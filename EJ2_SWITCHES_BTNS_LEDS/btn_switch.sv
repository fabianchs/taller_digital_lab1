==> flow/design.v <==
`timescale 1ns / 1ps
module btn_switch(CLK, b0,b1,b2,b3,sw_0,sw_1,sw_2, sw_3, sw_4, sw_5, sw_6, sw_7, sw_8, sw_9, sw_10, sw_11, sw_12, sw_13, sw_14, sw_15,led_0,led_1,led_2,led_3,led_4, led_5, led_6, led_7, led_8, led_9, led_10, led_11, led_12, led_13, led_14, led_15);
    input  b0, b1, b2, b3, CLK;
    input sw_0,sw_1,sw_2, sw_3, sw_4, sw_5, sw_6, sw_7, sw_8, sw_9, sw_10, sw_11, sw_12, sw_13, sw_14, sw_15;
    output logic led_0, led_1, led_2, led_3, led_4, led_5, led_6, led_7, led_8, led_9, led_10, led_11, led_12, led_13, led_14, led_15;
     wire w0;
     assign wo=0;
    always @(posedge CLK)
        if (b0==1) begin 
            led_0=0;
            led_1=0;
            led_2=0;
            led_3=0;
        end else if (b0==0) begin
            led_0=sw_0;
            led_1=sw_1;
            led_2=sw_2;
            led_3=sw_3;
        end
    always @(posedge CLK)
        if (b1==1) begin 
            led_4<=0;
            led_5=0;
            led_6=0;
            led_7=0;
        end else if (b1==0) begin
            led_4=sw_4;
            led_5=sw_5;
            led_6=sw_6;
            led_7=sw_7;
        end
    always @(posedge CLK)   
        if (b2==1) begin 
            led_8=0;
            led_9=0;
            led_10=0;
            led_11=0;
        end else if (b2==0) begin
            led_8=sw_8;
            led_9=sw_9;
            led_10=sw_10;
            led_11=sw_11;
        end
    always @(posedge CLK)
        if (b3==1) begin 
            led_12=0;
            led_13=0;
            led_14=0;
            led_15=0;
        end else if (b3==0) begin
            led_12=sw_12;
            led_13=sw_13;
            led_14=sw_14;
            led_15=sw_15;
        end
endmodule
-- From RTL to reports: btn_switch
The steps from the RTL of btn_switch to its reports follow in flow order.
Lines are those of the file above, counted from 1.
A cell with n/a has no value.
- top module: btn_switch
- clock input: CLK
- cell library: sky130hd
- timing corner: tt_025C_1v80

-- After elaboration
Yosys after proc, flatten, opt, wreduce and memory -nomap, before mapping. Enables and synchronous resets that opt folds into registers are not counted as muxes. Memory bits, and registers merged into a memory's read port (data or address), are not among the register bits. Print and check cells are not counted. Equal cells are merged and count once.
- bits in registers: 16
- word width x clocked read ports: 0
- bits in latches: 0
- RAM bits: 0
- memories at 0
- ROM bits: 0
- noted input bits: 21
- reductions and logical operators: 0
- magnitude comparators: 0
- div/mod/pow operators: 0
- noted multiply operators: 0
- mux-type cells: 0
- shifts and indexed selects: 0
- bitwise gates (word level) at 0
- eq/ne operators at 0
- add/sub/neg operators at 0

-- Depth
Depth = most cells in a row (Yosys ltp): at word level without a register or memory, in the mapped netlist without a sequential cell, where the memories' decode and read muxes count.
- noted depth in word-level cells: 0
- noted ABC_AREA: 1
- depth in mapped cells: 2

-- After synthesis
Yosys stat after the flow's synthesis: flattened, memories mapped to cells. It holds for the ABC_AREA given above (unset counts as 0); a run with the other value may have another netlist.
- sequential part of the area at 320.3 sq um
- flip-flop cells: 16
- noted buffers: 0
- cell count at 48
- cell area after synthesis at 440.4 sq um
- cells by type (type ; number ; total area (sq um)):
    sky130_fd_sc_hd__dfxtp_1 ; 16 ; 320.307
    sky130_fd_sc_hd__inv_1 ; 16 ; 60.058
    sky130_fd_sc_hd__nor2_1 ; 16 ; 60.058

-- Path before layout
OpenSTA on the mapped netlist: ideal clock, no wires. The path of least setup slack (recovery checks aside). Input and output delay are each 20% of the period. Register names are those of the netlist, which keeps one name where synthesis merged equal registers.
- path type: register -> output
- start: register led_0
- end: output led_0
- noted external output delay: 0.076 ns
- path buffers at 0
- noted delay of the path: 0.331 ns
- slack: -0.025 ns
- arrival: 0.331 ns
- stages on the path at 1
- period at 0.382 ns
- time at the first pin: 0.000 ns
- synthesis period reached: 0.407 ns
"delay of the path" = arrival - input delay + setup time.
A path that ends at an output port has no setup time.
"stages on the path" counts driving pins, that of a launching flip-flop among them; a cell with two outputs on the path counts twice.
"synthesis period reached" = period - worst setup slack (recovery checks aside). The figure is calculated, with input and output delays left at 20% of the set period.
- cells stage by stage: sky130_fd_sc_hd__dfxtp_1
- noted length of the longest elaborated chain: 0
- noted elaborated cells on any way between the ends: 0
- RTL lines with such cells at 0
- RTL lines, path post-synthesis (item ; line ; source):
    from (decl) ; 5 ; output logic led_0, led_1, led_2, led_3, led_4, led_5, led_6, led_7, led_8, led_9, led_10, led_11, led_12, led ...
    from (assign) ; 10 ; led_0=0;
    from (assign) ; 15 ; led_0=sw_0;
    to (decl) ; 5 ;

-- Timing after layout
Path of least setup slack in the final report of record 2 (OpenROAD, finished layout, wires in). Where an end is a register, its clock arrival counts in the times.
- path type: register -> output
- start: register led_5
- end: output led_5
- noted external output delay: 0.05 ns
- stages on the path at 2
- slack: -0.50 ns
- arrival: 0.72 ns
- period at 0.268 ns
- path buffers at 1
- time at the first pin: 0.27 ns
- cells stage by stage: sky130_fd_sc_hd__dfxtp_2 sky130_fd_sc_hd__buf_6
- noted length of the longest elaborated chain: 0
- noted elaborated cells on any way between the ends: 0
- RTL lines with such cells at 0
- RTL lines, path post-layout (item ; line ; source):
    from (decl) ; 5 ; output logic led_0, led_1, led_2, led_3, led_4, led_5, led_6, led_7, led_8, led_9, led_10, led_11, led_12, led ...
    from (assign) ; 23 ; led_5=0;
    from (assign) ; 28 ; led_5=sw_5;
    to (decl) ; 5 ;

Measured results for btn_switch: 2 stored runs of the Yosys and OpenROAD flow on sky130hd. The settings differ; the order carries no meaning. The constraints put input and output delay at 20% of the set period each and load the outputs with 0.01 pF.
"time on the worst setup path" is the time allowed to the run's worst setup path (the clock period less input and output delay, where it has them) less its slack. Clock arrival times count: a late capture clock shortens it, a late launch clock lengthens it.
"power consumption": no workload was simulated; the value follows from the tool's default switching activity.

Record 1
Settings were period_ns = 0.796; CORE_UTILIZATION = 38; SETUP_SLACK_MARGIN = 0.07; PLACE_DENSITY = 0.94; CORE_ASPECT_RATIO = 1.59; CORE_MARGIN = 8; TNS_END_PERCENT = 65; GPL_TIMING_DRIVEN = 1; CTS_CLUSTER_SIZE = 36; MIN_ROUTING_LAYER = met2; MAX_ROUTING_LAYER = met5; CAP_MARGIN = 20; SLEW_MARGIN = 20
- unfinished; error PDN-0185 in floorplanning

Record 2
Settings were period_ns = 0.268; CORE_UTILIZATION = 41; SETUP_SLACK_MARGIN = -0.03; PLACE_DENSITY_LB_ADDON = 0.16; CORE_MARGIN = 5; TNS_END_PERCENT = 75; ABC_AREA = 1; SLEW_MARGIN = 30; CAP_MARGIN = 20
- cell area after synthesis at 440.4 sq um
- smallest setup slack at -0.503 ns
- summed negative setup slack at -8.530 ns
- die area at 1829.7 sq um
- noted the power consumption: 4804 uW
- time on the worst setup path at 0.72 ns
- worst setup path kind: register -> output
- noted the post-layout utilization: 90.9 %
